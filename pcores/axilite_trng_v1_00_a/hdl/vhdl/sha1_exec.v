==> flow/design.v <==
module dffhr (d, r, clk, q);
  parameter WIDTH = 1;
  input 			r;
  input 			clk;
  input 	[WIDTH-1:0] 	d;
  output 	[WIDTH-1:0] 	q;
  reg 		[WIDTH-1:0] 	q;
  always @ (posedge clk) 
    if ( r ) 
      q <= {WIDTH{1'b0}};
    else
      q <= d;
endmodule  
module sha1_exec(clk, reset, start, data_in, load_in, cv, 
  use_prev_cv, busy, out_valid, cv_next);
   input clk, reset;     
   input start;
   input [31:0] data_in;
   input load_in;
   input [159:0] cv;
   input use_prev_cv;
   output        busy;
   output        out_valid;
   output [159:0] cv_next;  
   reg            busy;         
   reg            out_valid;    
   reg [6:0]      rnd_cnt_d;    
   wire [6:0]     rnd_cnt_q;    
   wire [159:0]   rnd_d;        
   wire [159:0]   rnd_q;
   wire [159:0]   sha1_round_wire;   
   wire [159:0]   cv_d;         
   wire [159:0]   cv_q;         
   wire [159:0]   cv_next_d;    
   wire [159:0]   cv_next_q;
   parameter      IDLE = 2'b00;
   parameter      CALC = 2'b01;
   parameter      VALID_OUT = 2'b10;
   parameter      VALID_OUT2 = 2'b11;
   wire [1:0]     state; 
   reg [1:0]      next_state;
   wire [511:0]   w_d;
   wire [511:0]   w_q;
   wire [511:0]   w_temp;
   wire [31:0]    w;    
   wire [31:0]    w_gen_temp = w_temp[511:480] ^ w_temp[447:416] ^ 
                  w_temp[255:224] ^ w_temp[95:64];  
   wire [31:0]    w_gen = {w_gen_temp[30:0], w_gen_temp[31]};
   assign         w_d = ((load_in == 1'b1) ? w_temp :
                  ((rnd_cnt_q < 7'd15) ? w_temp : 
                  {w_gen, w_temp[479:0]}));
   assign w_temp = (state == CALC) ? {w_q[479:0], w_q[511:480]} : 
     ((load_in == 1'b1) ? {w_q[479:0], data_in} : w_q);
   assign w = w_q[511:480];
   sha1_round sha1_round(.cv_in(rnd_q), .w(w), .round(rnd_cnt_q),
                           .cv_out(sha1_round_wire));
   assign         rnd_d = ((state == CALC) ? sha1_round_wire : 
     (use_prev_cv == 1'b1) ? cv_next_q : cv);
   assign         cv_d = ((state == CALC) ? cv_q : 
     (use_prev_cv == 1'b1) ? cv_next_q : cv);
   assign         cv_next_d = (state == VALID_OUT) ? 
                                ({cv_q[159:128] + rnd_q[159:128],
                                  cv_q[127:96] + rnd_q[127:96],
                                  cv_q[95:64] + rnd_q[95:64],
                                  cv_q[63:32] + rnd_q[63:32],
                                  cv_q[31:0] + rnd_q[31:0]}) :
                                  (cv_next_q);
   assign         cv_next = cv_next_q;
   always @(state or start or rnd_cnt_q)
     begin
        out_valid = 1'b0;       
        busy = 1'b0;
        rnd_cnt_d = 7'b0000000;
        case (state)
          IDLE : begin
             out_valid = 1'b0;
             rnd_cnt_d = 7'b0000000;
             if (start) begin
                busy = 1'b1;
                next_state = CALC;
             end
             else begin
                busy = 1'b1;
                next_state = IDLE;
             end
          end  
          CALC : begin
             busy = 1'b1;
             out_valid = 1'b0;
             if (start) begin
                next_state = IDLE;
                rnd_cnt_d = 7'd0000000;
             end
             else if (rnd_cnt_q == 7'd79) begin
                next_state = VALID_OUT;
                rnd_cnt_d = 7'd0000000;
             end
             else begin
                next_state = CALC;
                rnd_cnt_d = rnd_cnt_q + 7'd0000001;
             end
          end  
          VALID_OUT : begin
             busy = 1'b1;
             out_valid = 1'b0;       
             if (start) begin
                next_state = IDLE;
                rnd_cnt_d = 7'd0000000;
             end else begin
                next_state = VALID_OUT2;
             end
          end     
          VALID_OUT2 : begin
             busy = 1'b0;
             out_valid = 1'b1;
             if (start) begin
                next_state = CALC;
             end
             else begin
                next_state = IDLE;
             end
          end
          default : begin
             next_state = IDLE;
          end
        endcase
     end          
   dffhr #(7) rnd_cnt_reg (.d(rnd_cnt_d), .q(rnd_cnt_q),
                           .clk(clk), .r(reset));
   dffhr #(2) state_reg (.d(next_state), .q(state), 
                         .clk(clk), .r(reset)); 
   dffhr #(512) w_reg (.d(w_d), .q(w_q), .clk(clk), .r(reset));
   dffhr #(160) cv_reg (.d(cv_d), .q(cv_q), .clk(clk), .r(reset));
   dffhr #(160) rnd_reg (.d(rnd_d), .q(rnd_q), .clk(clk), .r(reset));
   dffhr #(160) cv_next_reg (.d(cv_next_d), .q(cv_next_q),
                             .clk(clk), .r(reset));   
endmodule  
module sha1_round (cv_in, w, round, cv_out);
   input [159:0] cv_in;
   input [31:0]  w;
   input [6:0]   round;
   output [159:0] cv_out;
   reg [31:0]     k;
   reg [31:0]     f;
   wire [31:0]    a_shift;
   wire [31:0]    b_shift;
   wire [31:0]    add_result;
   wire [31:0]    a = cv_in[159:128];
   wire [31:0]    b = cv_in[127:96];
   wire [31:0]    c = cv_in[95:64];
   wire [31:0]    d = cv_in[63:32];
   wire [31:0]    e = cv_in[31:0];
   always @(round)
     begin
        k = 32'd0;
        if ((round >= 7'd0) && (round <= 7'd19))
          k = 32'h5A827999;
        if ((round >= 7'd20) && (round <= 7'd39))
          k = 32'h6ED9EBA1;
        if ((round >= 7'd40) && (round <= 7'd59))
          k = 32'h8F1BBCDC;
        if ((round >= 7'd60) && (round <= 7'd79))
          k = 32'hCA62C1D6;
     end  
   always @(round or b or c or d)
     begin
        f = 32'd0;
        if ((round >= 7'd0) && (round <= 7'd19))
          f = ((b & c) | (~b & d));
        if ((round >= 7'd20) && (round <= 7'd39))
          f = (b ^ c ^ d);
        if ((round >= 7'd40) && (round <= 7'd59))
          f = ((b & c) | (b & d) | (c & d));
        if ((round >= 7'd60) && (round <= 7'd79))
          f = (b ^ c ^ d);
     end  
   assign a_shift = {a[26:0], a[31:27]};
   assign b_shift = {b[1:0], b[31:2]};
   assign add_result = (a_shift + ((f + k) + (e + w)));
   assign cv_out = {add_result, a, b_shift, c, d};
endmodule  
* From RTL to reports: sha1_exec
Tool output for the design above, in the order of the flow.
Lines are those of the file above, counted from 1.
Library cell names are shortened.
A cell with -- has no value.
- Top module :: sha1_exec
- Clock port :: clk
- Standard-cell library :: sky130hd
- Timing corner :: tt_025C_1v80

* Word level
Yosys after proc, flatten, opt, wreduce and memory -nomap, before mapping. Enables and synchronous resets that opt folds into registers are not counted as muxes. Memory bits, and registers merged into a memory's read port (data or address), are not among the register bits. Print and check cells are not counted. Equal cells are merged and count once.
- Output and inout bits :: 162
- Register bits after elaboration :: 1001
- Bits of input ports :: 197
- Elaborated cells :: 74
- $lt $le $gt $ge :: 9
- Reductions and logical operators :: 8
- Equality and inequality tests :: 4
- Multiplexer cells :: 24
- Add/subtract/negate cells :: 10
- Bitwise gates (word level) :: 13
** Operator list (count)
- 2-to-1 mux 512 bit :: 4
- 2-to-1 mux 160 bit :: 2
- adder 32 bit :: 9
- 2-to-1 mux 32 bit :: 6
- bitwise XOR 32 bit :: 5
- bitwise AND 32 bit :: 4
- OR 32 bit :: 3
- 2-to-1 mux 31 bit :: 2
- NOT 32 bit :: 1
- >= comparator 7 x 6 -> 1 bit (second input constant) :: 2
- less-or-equal comparator 7 x 6 -> 1 bit (second input constant) :: 2
- parallel mux 7 bit (select 2 bit) :: 1
- 2-to-1 mux 7 bit :: 2
- adder 7 x 1 -> 7 bit (second input constant) :: 1
- >= comparator 7 x 1 -> 1 bit (second input constant) :: 1
- less-than comparator 7 x 4 -> 1 bit (second input constant) :: 1
- >= comparator 7 x 5 -> 1 bit (second input constant) :: 1
- less-or-equal comparator 7 x 5 -> 1 bit (second input constant) :: 1
- less-or-equal comparator 7 bit (second input constant) :: 1
- == test 7 bit (second input constant) :: 1
- OR reduction 3 bit :: 2
- parallel mux 2 bit (select 3 bit) :: 1
- 2-to-1 mux 2 bit :: 3
- logical AND 1 bit :: 4
- == test 2 bit (second input constant) :: 2
- parallel mux 1 bit (select 2 bit) :: 2
- == test 2 x 1 -> 1 bit (second input constant) :: 1
- zero test 2 bit :: 1
Not listed: further kinds 2, cells in them 2.

* Longest topological paths
Yosys ltp: most cells in a row. Word level: on the elaborated netlist, between registers, memories and ports. Mapped: between sequential cells and ports; inverters and the memories' decode and read muxes count.
- Word-level depth :: 11
- ABC_AREA :: 0
- Mapped depth :: 28
- Gate-level depth less buffers :: 26

* Mapped cells and area
Yosys stat after the flow's synthesis: flattened, memories mapped to cells. It holds for the ABC_AREA given above (unset counts as 0); a run with the other value may have another netlist.
Totals and module areas in this step are rounded.
- Mapped area :: 0.0508 mm^2
- Area of sequential cells :: 0.0201 mm^2
- Flip-flops :: 1003
- Standard cells after synthesis :: 6122
- Buffers :: 345
** Cell types
- dfxtp_1 :: count 1003, area in all 2.01E+04 um^2
- a21oi_1 :: count 955, area in all 4.78E+03 um^2
- nand2_1 :: count 1140, area in all 4.28E+03 um^2
- fa_1 :: count 126, area in all 2.52E+03 um^2
- ha_1 :: count 192, area in all 2.4E+03 um^2
- xnor2_1 :: count 198, area in all 1.73E+03 um^2
- inv_1 :: count 437, area in all 1.64E+03 um^2
- mux2_2 :: count 144, area in all 1.62E+03 um^2
- nor2_1 :: count 372, area in all 1.4E+03 um^2
- mux2i_1 :: count 128, area in all 1.28E+03 um^2
- o21bai_1 :: count 163, area in all 1.22E+03 um^2
- clkbuf_1 :: count 319, area in all 1.2E+03 um^2
- xor2_1 :: count 134, area in all 1.17E+03 um^2
- o21ai_0 :: count 140, area in all 700.672 um^2
- a21o_1 :: count 75, area in all 563.04 um^2
- a211oi_1 :: count 48, area in all 360.346 um^2
- a311oi_1 :: count 39, area in all 341.578 um^2
- nor2b_1 :: count 51, area in all 319.056 um^2
Not listed: further types 64, cells in them 458.
The figures by module come from a second, unflattened synthesis with its own total; it is not the netlist above.
- Cells (unflattened synthesis) :: 5849
- Area total of the unflattened synthesis :: 0.0556 mm^2
Each row is one instance without its submodules.
** Modules
- sha1_exec :: seq. area 0 mm^2, area 0.0225 mm^2, instances 1, cells 3062
- dffhr (WIDTH=512) :: seq. area 0.0102 mm^2, area 0.0137 mm^2, instances 1, cells 1081
- dffhr (WIDTH=160) :: seq. area 0.0032 mm^2, area 0.00431 mm^2, instances 3, cells 337
- sha1_round :: seq. area 0 mm^2, area 0.00622 mm^2, instances 1, cells 677
- dffhr (WIDTH=7) :: seq. area 0.00014 mm^2, area 0.000184 mm^2, instances 1, cells 14
- dffhr (WIDTH=2) :: seq. area 0.00004 mm^2, area 0.0000526 mm^2, instances 1, cells 4

* Worst setup path after synthesis
Source: OpenSTA report_checks on the synthesized netlist (no wires, ideal clock, input and output delay 20% of the period each), path of least setup slack; recovery checks are left aside. Register names are those of the netlist, which keeps one name where synthesis merged equal registers.
- Kind :: register to register
- Start :: reg rnd_cnt_reg.q[0]
- End :: reg rnd_reg.q[151]
- Path delay :: 6058 ps
- Library setup time :: 132 ps
- Buffers on the path :: 2
- Launch time at the first pin :: 0 ps
- Period :: 8610 ps
- Path slack :: 2551 ps
- Driving pins on the path :: 26
- Required time :: 8478 ps
- Arrival time :: 5926 ps
- Synthesis period reached :: 6059 ps
"path delay" is the arrival time less input delay plus setup time.
"driving pins on the path": output pins that drive a net of the path, with the launching flip-flop's if there is one; two outputs of one cell count as two.
"synthesis period reached" = period - worst setup slack (recovery checks aside). The figure is calculated, with input and output delays left at 20% of the set period.
The rows between start and end are the longest chain of elaborated cells between them; the timing report does not say that the signal goes this way. Where chains are equally long, one stands for them.
Each line given opens the expression or statement behind the cell; cells for indexed reads and writes are added by Yosys, which also makes memories of some case tables.
- Cells stage by stage :: dfxtp_1 -> ha_1 -> nor3_1 -> or3_1 -> a211o_1 -> inv_1 -> clkbuf_1 -> buf_1 -> a221oi_1 -> nor2_1 -> fa_1 -> fa_1 -> inv_1 -> fa_1 -> inv_1 -> ha_1 -> nor2b_1 -> o31ai_2 -> a31oi_1 -> a211o_1 -> a211o_1 -> a211o_1 -> a21oi_1 -> o21bai_1 -> xnor2_1 -> a21oi_1
- Cells in the longest elaborated chain :: 10
- Elaborated cells on any way between the ends :: 24
- Those cells by class :: add/sub: 3; compare: 8; mux: 9; reduce/logical: 4
** RTL lines, path after synthesis
- start, declared :: RTL line 6 : output [WIDTH-1:0] q;
- start, assigned :: RTL line 10 : q <= {WIDTH{1'b0}};
- start, assigned :: RTL line 12 : q <= d;
- >= comparator 7 x 1 -> 1 bit :: RTL line 168 : if ((round >= 7'd0) && (round <= 7'd19))
- logical AND 1 bit :: RTL line 168
- 2-to-1 mux 32 bit :: RTL line 168
- 2-to-1 mux 32 bit :: RTL line 170 : if ((round >= 7'd20) && (round <= 7'd39))
- 2-to-1 mux 32 bit :: RTL line 172 : if ((round >= 7'd40) && (round <= 7'd59))
- 2-to-1 mux 32 bit :: RTL line 174 : if ((round >= 7'd60) && (round <= 7'd79))
- adder 32 bit x3 :: RTL line 179 : assign add_result = (a_shift + ((f + k) + (e + w)));
- 2-to-1 mux 160 bit :: RTL line 57 : assign         rnd_d = ((state == CALC) ? sha1_round_wire :
- end, assigned :: RTL line 10
- end, assigned :: RTL line 12
- end, declared :: RTL line 6

* Timing after layout
From the final timing report of run 2: the path of least setup slack in the routed layout; clock arrival at registers is part of the times.
The path's times are printed in steps of 10 ps; the period is the one set.
- Kind :: register to register
- Start :: reg rnd_cnt_reg.q[0]
- End :: reg rnd_reg.q[151]
- Driving pins on the path :: 25
- Required time :: 6990 ps
- Period :: 6430 ps
- Buffers on the path :: 1
- Launch time at the first pin :: 700 ps
- Arrival time :: 6470 ps
- Path slack :: 520 ps
- Library setup time :: 140 ps
The rows between start and end are the longest chain of elaborated cells between them; the timing report does not say that the signal goes this way. Where chains are equally long, one stands for them.
- Cells stage by stage :: dfxtp_4 -> ha_4 -> nor3_2 -> or3_1 -> a211o_1 -> inv_2 -> buf_6 -> a221oi_1 -> nor2_1 -> fa_1 -> fa_1 -> inv_1 -> fa_1 -> inv_1 -> ha_1 -> nor2b_1 -> o31ai_2 -> a31oi_2 -> a211o_1 -> a211o_1 -> a211o_1 -> a21oi_1 -> o21bai_1 -> xnor2_1 -> a21oi_1
- Cells in the longest elaborated chain :: 10
- Elaborated cells on any way between the ends :: 24
- Those cells by class :: add/sub: 3; compare: 8; mux: 9; reduce/logical: 4
** RTL lines, path after layout
- start, declared :: RTL line 6 : output [WIDTH-1:0] q;
- start, assigned :: RTL line 10 : q <= {WIDTH{1'b0}};
- start, assigned :: RTL line 12 : q <= d;
- >= comparator 7 x 1 -> 1 bit :: RTL line 168 : if ((round >= 7'd0) && (round <= 7'd19))
- logical AND 1 bit :: RTL line 168
- 2-to-1 mux 32 bit :: RTL line 168
- 2-to-1 mux 32 bit :: RTL line 170 : if ((round >= 7'd20) && (round <= 7'd39))
- 2-to-1 mux 32 bit :: RTL line 172 : if ((round >= 7'd40) && (round <= 7'd59))
- 2-to-1 mux 32 bit :: RTL line 174 : if ((round >= 7'd60) && (round <= 7'd79))
- adder 32 bit x3 :: RTL line 179 : assign add_result = (a_shift + ((f + k) + (e + w)));
- 2-to-1 mux 160 bit :: RTL line 57 : assign         rnd_d = ((state == CALC) ? sha1_round_wire :
- end, assigned :: RTL line 10
- end, assigned :: RTL line 12
- end, declared :: RTL line 6

Lab notebook: sha1_exec

Stored flow runs of sha1_exec (2 of them; Yosys, OpenROAD, sky130hd). They differ in their settings and are not a sequence. Constraints: input delay and output delay 20% of the set period each, output load 0.01 pF.
By "clock period achieved" is meant the clock period of the run minus its worst setup slack. This is arithmetic on one report: input and output delays are still those of the set period (20% each).
"worst setup path time" means the part of the period allowed to the worst setup path (the constraints hold back 20% at inputs and 20% at outputs) less its slack; where the path has registers, the arrival times of their clocks count too.
"worst setup path time" is known to 10 ps.
The results are shown rounded.

** Run 1
- Settings :: period_ns=6.92; CORE_UTILIZATION=60; PLACE_DENSITY_LB_ADDON=0.23; CORE_MARGIN=9; CELL_PAD_IN_SITES_GLOBAL_PLACEMENT=2; TNS_END_PERCENT=85; ABC_AREA=0; GPL_TIMING_DRIVEN=1; GPL_ROUTABILITY_DRIVEN=1; CTS_CLUSTER_DIAMETER=174; CAP_MARGIN=5; SLEW_MARGIN=20
- Outcome :: did not finish, placement stopped with FLW-0024

** Run 2
- Settings :: period_ns=6.43; SETUP_SLACK_MARGIN=0.18; CAP_MARGIN=20; CORE_MARGIN=2; CORE_UTILIZATION=40; SLEW_MARGIN=20
- Clock period achieved :: 5,912 ps
- Std-cell area (final layout) :: 0.0596 mm^2
- Post-synthesis cell area :: 0.0508 mm^2
- Final setup TNS :: 0 ps
- Die footprint :: 0.13 mm^2
- Worst setup path time :: 5,910 ps
- Class of the worst setup path :: register to register
- Worst setup slack after layout :: 518 ps
